==> flow/design.v <==
`timescale 1 ns / 1 ns
module iqconv (clk, enable, reset, i_wf, q_wf, samp, isum, qsum);
input clk ;     
input enable ;     
input reset ;     
input i_wf ;    
input q_wf ;  
input samp ;  
output [4:0] isum;  
output [4:0] qsum;    
wire  idect;
wire  qdect;
reg  [4:0] icntv;
reg  [4:0] qcntv; 
wire [4:0] isum_internal;
wire [4:0] qsum_internal;
assign #1 idect = samp ^ i_wf;   
assign #1 qdect = samp ^ q_wf;
assign isum_internal = icntv + idect;
assign qsum_internal = qcntv + qdect;
always @(posedge clk)
  begin : iqc_proc
  if (reset == 1'b 1)             
    begin
    icntv <= 5'b 00000;   
    qcntv <= 5'b 00000;   
    end
  else if (enable == 1'b 1)
    begin
    icntv <= isum_internal;        
    qcntv <= qsum_internal;       
    end
 end  
assign #1 isum = isum_internal;
assign #1 qsum = qsum_internal;
endmodule  
; From RTL to reports: iqconv
; The steps from the RTL of iqconv to its reports follow in flow order.
; Lines are those of the file above, counted from 1.
; Operators: Yosys type, input widths -> output width; for muxes data width and select width s.
; A cell with n/a has no value.
[setup]
top = iqconv
clock = clk
library = sky130hd
lib_corner = tt_025C_1v80

; After elaboration
; Yosys after proc, flatten, opt, wreduce and memory -nomap, before mapping. Enables and synchronous resets that opt folds into registers are not counted as muxes. Memory bits, and registers merged into a memory's read port (data or address), are not among the register bits. Print and check cells are not counted. Equal cells are merged and count once.
[classes]
n_mux = 0
n_div = 0
n_shift = 0
n_reduce_logical = 0
bitwise = 2
n_addsub = 2
cmp = 0
eq_ne = 0
mul = 0
[ops]
columns = op, count
row1 = $add 5x1->5, 2
row2 = $xor 1x1->1, 2
[word_totals]
clocked_rd_ports_x_width = 0
output_inout_bits = 10
memories = 0
reg_bits = 10
in_bits = 6
latch_bits = 0
elab_cells = 6
mem_bits_rw = 0
rom_bits = 0

; Logic depth
; Depth = most cells in a row (Yosys ltp): at word level without a register or memory, in the mapped netlist without a sequential cell, where the memories' decode and read muxes count.
[logic_depth]
ltp_word = 2
ABC_AREA = 0
mapped_depth = 5
ltp_nobuf = 5

; Synthesis result
; Yosys stat after the flow's synthesis: flattened, memories mapped to cells. It holds for the ABC_AREA given above (unset counts as 0); a run with the other value may have another netlist.
; Totals and module areas in this step are rounded.
[mapped]
flip_flops = 10
seq_area_um2 = 200.2
buf_cells = 2
mapped_cells = 58
mapped_area_um2 = 589.3
[by_type]
columns = cell, count, type_area_um2
row1 = sky130_fd_sc_hd__dfxtp_1, 10, 200.192
row2 = sky130_fd_sc_hd__ha_1, 4, 50.048
row3 = sky130_fd_sc_hd__mux2i_1, 4, 40.038
row4 = sky130_fd_sc_hd__xnor2_1, 4, 35.034
row5 = sky130_fd_sc_hd__xor2_1, 4, 35.034
row6 = sky130_fd_sc_hd__mux2_4, 2, 30.029
row7 = sky130_fd_sc_hd__nor2_1, 8, 30.029
row8 = sky130_fd_sc_hd__nand4_2, 2, 25.024
row9 = sky130_fd_sc_hd__mux2_1, 2, 22.522
row10 = sky130_fd_sc_hd__a21bo_2, 2, 20.019
row11 = sky130_fd_sc_hd__nand3_1, 4, 20.019
row12 = sky130_fd_sc_hd__and2b_1, 2, 15.014
row13 = sky130_fd_sc_hd__nand3b_1, 2, 15.014
row14 = sky130_fd_sc_hd__nand4_1, 2, 12.512
row15 = sky130_fd_sc_hd__nor2b_1, 2, 12.512
row16 = sky130_fd_sc_hd__buf_6, 1, 11.261
row17 = sky130_fd_sc_hd__a21oi_1, 2, 10.01
row18 = sky130_fd_sc_hd__buf_2, 1, 5.005

; Timing after synthesis
; OpenSTA on the mapped netlist: ideal clock, no wires. The path of least setup slack (recovery checks aside). Input and output delay are each 20% of the period. Register names are those of the netlist, which keeps one name where synthesis merged equal registers.
[synth_timing]
path_kind = input port to output port
startpoint = in samp
endpoint = out isum[4]
arrival_time_ns = 1.230
driving_pins = 5
output_delay_ns = 0.308
launch_ns = 0.308
clock_period_ns = 1.54
slack_ns = 0.002
n_path_buf = 0
path_delay_ns = 0.922
required_time_ns = 1.232
input_delay_ns = 0.308
synth_period_reached_ns = 1.538
; "path_delay_ns" is the arrival time less input delay plus setup time.
; A path that ends at an output port has no setup time.
; "driving_pins": output pins that drive a net of the path, with the launching flip-flop's if there is one; two outputs of one cell count as two.
; "synth_period_reached_ns" is the clock period less the worst setup slack; recovery checks do not enter. This is arithmetic on one report: input and output delays are still those of the set period (20% each).
; The rows between start and end are the longest chain of elaborated cells between them; the timing report does not say that the signal goes this way. Where chains are equally long, one stands for them.
; A line is the first line of the expression or statement that the cell stems from. Yosys adds cells for indexed reads and writes and turns some case tables into memories.
[synth_between]
path_cell_list = sky130_fd_sc_hd__xor2_1 -> sky130_fd_sc_hd__ha_1 -> sky130_fd_sc_hd__ha_1 -> sky130_fd_sc_hd__nand3_1 -> sky130_fd_sc_hd__xnor2_1
elab_chain_len = 2
cells_between = 2
lines_between = 2
cone_classes = add/sub (1); logic (1)
[synth_lines]
columns = element, line
row1 = start: declaration, 8  ; input samp ;
row2 = $xor 1x1->1, 17  ; assign #1 idect = samp ^ i_wf;
row3 = $add 5x1->5, 19  ; assign isum_internal = icntv + idect;
row4 = end: declaration, 9  ; output [4:0] isum;

; Path in the finished layout
; From the final timing report of run A: the path of least setup slack in the routed layout; clock arrival at registers is part of the times.
[layout_timing]
path_kind = input port to output port
startpoint = in q_wf
endpoint = out qsum[2]
input_delay_ns = 0.32
clock_period_ns = 1.58
launch_ns = 0.32
arrival_time_ns = 1.34
driving_pins = 7
output_delay_ns = 0.32
n_path_buf = 3
required_time_ns = 1.26
slack_ns = -0.08
; The rows between start and end are the longest chain of elaborated cells between them; the timing report does not say that the signal goes this way. Where chains are equally long, one stands for them.
[layout_between]
path_cell_list = sky130_fd_sc_hd__buf_8 -> sky130_fd_sc_hd__xor2_4 -> sky130_fd_sc_hd__ha_4 -> sky130_fd_sc_hd__ha_4 -> sky130_fd_sc_hd__buf_6 -> sky130_fd_sc_hd__xor2_1 -> sky130_fd_sc_hd__buf_2
elab_chain_len = 2
cells_between = 2
lines_between = 2
cone_classes = add/sub (1); logic (1)
[layout_lines]
columns = element, line
row1 = start: declaration, 7  ; input q_wf ;
row2 = $xor 1x1->1, 18  ; assign #1 qdect = samp ^ q_wf;
row3 = $add 5x1->5, 20  ; assign qsum_internal = qcntv + qdect;
row4 = end: declaration, 10  ; output [4:0] qsum;

; iqconv through Yosys and OpenROAD on sky130hd: 2 stored runs, unordered, with their settings and measured results. The constraints put input and output delay at 20% of the set period each and load the outputs with 0.01 pF.
; "achieved_period_ns" = clock period - worst setup slack. The figure is calculated, with input and output delays left at 20% of the set period.
; "critical_path_time_ns" = time allowed to the worst setup path (clock period - input delay - output delay, where it has them) - its slack; a late launch clock adds to it, a late capture clock takes from it.
; "design_power_uw" is the tool's figure for a default switching activity; nothing was simulated.
; Measured values are rounded.

[run A: settings]
period_ns = 1.58
CORE_UTILIZATION = 17
CAP_MARGIN = 20
CORE_MARGIN = 2
SLEW_MARGIN = 20
[run A: results]
setupTns_ns = -0.207
design_die_area_um2 = 3953
synth_chip_area_um2 = 589.3
timing.setup.ws_ns = -0.080
post_route_stdcell_area_um2 = 1026
achieved_period_ns = 1.660
design_power_uw = 600.8
worst_hold_slack_ns = 0.532
critical_path_time_ns = 1.03
worstPathKind = input port to output port
finish.utilization_pct = 30.7

[run B: settings]
period_ns = 1.26
CORE_UTILIZATION = 65
SETUP_SLACK_MARGIN = 0.29
PLACE_DENSITY_LB_ADDON = 0.27
ABC_AREA = 1
CTS_CLUSTER_DIAMETER = 152
MIN_ROUTING_LAYER = met1
CAP_MARGIN = 20
CORE_MARGIN = 2
SLEW_MARGIN = 20
[run B: results]
outcome = incomplete, floorplanning halted on PDN-0185
