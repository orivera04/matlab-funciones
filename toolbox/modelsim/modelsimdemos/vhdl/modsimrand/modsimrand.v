==> flow/design.v <==
module modsimrand(clk, clk_en, reset, dout);
   input clk, clk_en, reset;
   output [31:0] dout;
   reg [31:0] 	 regfile [54:0];
   integer i;
   always @ (posedge clk)
     begin 
	if (clk_en == 1'b1) begin
    	   if (reset == 1'b1) begin
	      for (i=54;i>=0;i = i-1) 
		begin
		   regfile[i] <= 32'hffffffff;
		end
	   end
    	   else begin
	      for (i=54;i>=1;i = i-1)
		begin
		   regfile[i] <= regfile[i-1];
		end
	      regfile[0] <= regfile[54] + regfile[23];
	   end
	end 
     end  
   assign dout = regfile[0];
endmodule  
* Step by step through the tools: modsimrand *
Tool output for the design above, in the order of the flow.
Line numbers count from 1 in the design file above.
Operators carry their Yosys type and port widths (W data, S select, Z words).
Cell names lack the library's common part.
Not given: --

inputs
  top = modsimrand
  clock input = clk
  library = sky130hd
  library corner = tt_025C_1v80

* Word level *
Yosys after proc, flatten, opt, wreduce and memory -nomap, before mapping. Enables and synchronous resets that opt folds into registers are not counted as muxes. Print and check cells are not counted. Equal cells are merged and count once.

bit counts
  flip-flop bits (word level) = 1,760
  word-level cells = 56

cells by class
  add/sub/neg operators = 1

operators with widths
  kind              number
  $add A32 B32 Y32  1

* Longest topological paths *
Yosys ltp: most cells in a row. Word level: on the elaborated netlist, between registers, memories and ports. Mapped: between sequential cells and ports; inverters and the memories' decode and read muxes count.

logic depth
  word-level depth = 1
  ABC_AREA = 0
  depth in mapped cells = 9
  depth with buffers taken out = 9

* After synthesis *
Source: synth_stat.txt of the flow (Yosys; design flattened, memories mapped). It holds for the ABC_AREA given above (unset counts as 0); a run with the other value may have another netlist.

mapped netlist
  cells in the netlist = 3,983
  cell area after synthesis = 66,442.5 um^2
  flip-flop cells = 1,760
  buffer cells = 207

cells by type
  cell type  number
  edfxtp_1   1,760
  or2_2      1,731
  clkbuf_1   197
  ha_1       31
  nand2_1    47
  a21oi_1    27
  nor2_1     32
  a21o_1     15
  xor2_1     11
  xnor2_1    9
  clkbuf_8   5
  o21ai_0    12
  a31oi_1    9
  a211oi_1   7
  o21a_1     7
  nand4_1    7
  mux2i_1    4
  o21bai_1   5

Not listed: further types 37, cells in them 67.

* Worst setup path after synthesis *
Path of least setup slack by OpenSTA after synthesis, without wires, with an ideal clock, recovery checks aside; 20% of the period is set as input and as output delay. Where synthesis merged equal registers, the netlist keeps one of their names.

timing after synthesis
  kind = register -> register
  from = reg regfile[23][0]
  to = reg regfile[0][18]
  period = 2.85 ns
  launch time at the first pin = 0.000 ns
  data arrival time = 2.276 ns
  data required time = 2.582 ns
  setup slack = 0.307 ns
  delay of the path = 2.544 ns
  stages = 10
  buffers on the path = 0
  synthesis period reached = 2.543 ns

"delay of the path" is the arrival time less input delay plus setup time.
"stages" counts driving pins, that of a launching flip-flop among them; a cell with two outputs on the path counts twice.
"synthesis period reached" is the clock period less the worst setup slack; recovery checks do not enter. This is arithmetic on one report: input and output delays are still those of the set period (20% each).
The rows between start and end are the longest chain of elaborated cells between them; the timing report does not say that the signal goes this way. Where chains are equally long, one stands for them.
A line is the first line of the expression or statement that the cell stems from. Yosys adds cells for indexed reads and writes and turns some case tables into memories.

on the way, after synthesis
  cells stage by stage = edfxtp_1 ha_1 fa_1 a211oi_1 or4_4 a31oi_2 o2111ai_2 and2_2 xor2_1 nand2_1
  length of the longest elaborated chain = 1
  elaborated cells between the ends (all ways) = 1
  source lines of those cells = 1

ends and longest elaborated chain, after synthesis
  item                line  RTL
  start: declaration  4     reg [31:0] regfile [54:0];
  start: assignment   12    regfile[i] <= 32'hffffffff;
  start: assignment   18    regfile[i] <= regfile[i-1];
  $add A32 B32 Y32    20    regfile[0] <= regfile[54] + regfile[23];
  end: assignment     12
  end: assignment     20
  end: declaration    4

* Path in the finished layout *
Path of least setup slack in the final report of entry A (OpenROAD, finished layout, wires in). Where an end is a register, its clock arrival counts in the times.

timing after layout
  kind = register -> register
  from = reg regfile[23][0]
  to = reg regfile[0][22]
  period = 4.59 ns
  launch time at the first pin = 0.79 ns
  data arrival time = 3.56 ns
  data required time = 5.09 ns
  setup slack = 1.53 ns
  stages = 10
  buffers on the path = 0

The rows between start and end are the longest chain of elaborated cells between them; the timing report does not say that the signal goes this way. Where chains are equally long, one stands for them.

on the way, after layout
  cells stage by stage = edfxtp_1 ha_1 fa_1 a211oi_1 or4_4 a31oi_2 o2111ai_2 nor2_1 nor4_1 o21ai_1
  length of the longest elaborated chain = 1
  elaborated cells between the ends (all ways) = 1
  source lines of those cells = 1

ends and longest elaborated chain, after layout
  item                line  RTL
  start: declaration  4     reg [31:0] regfile [54:0];
  start: assignment   12    regfile[i] <= 32'hffffffff;
  start: assignment   18    regfile[i] <= regfile[i-1];
  $add A32 B32 Y32    20    regfile[0] <= regfile[54] + regfile[23];
  end: assignment     12
  end: assignment     20
  end: declaration    4

Design modsimrand on sky130hd. What follows are 2 stored runs of the flow, each under its own settings; their order means nothing. The constraints put input and output delay at 20% of the set period each and load the outputs with 0.01 pF.
"achieved period" is the run's clock period less its worst setup slack. It is reckoned from that one timing run; input and output delays stay at 20% of the period that was set.
"worst setup path time" is the time allowed to the run's worst setup path (the clock period less input and output delay, where it has them) less its slack. Clock arrival times count: a late capture clock shortens it, a late launch clock lengthens it.
"total power after layout": no workload was simulated; the value follows from the tool's default switching activity.
Settings: - = not set for that run.

name                                     entry A               entry B
period_ns                                4.59                  3.35
CORE_UTILIZATION                         35                    40
SETUP_SLACK_MARGIN                       1.24                  -
PLACE_DENSITY_LB_ADDON                   0.16                  -
TNS_END_PERCENT                          80                    -
GPL_ROUTABILITY_DRIVEN                   0                     -
CTS_CLUSTER_SIZE                         48                    -
CAP_MARGIN                               20                    20
CORE_MARGIN                              2                     2
SLEW_MARGIN                              20                    20
cell area after synthesis (um^2)         66,442.5              66,442.5
die size (um^2)                          193,336.0             169,382.0
standard-cell area after routing (um^2)  75,327.2              75,192.1
utilization in the final report          0.4                   0.456
worst setup slack after layout (ns)      1.531                 0.458
setup total negative slack (ns)          0.000                 0.000
post-route worst hold slack (ns)         0.462                 0.388
total power after layout (mW)            32.402                43.614
achieved period (ns)                     3.059                 2.892
worst setup path time (ns)               3.06                  2.89
worst setup path kind                    register -> register  register -> register
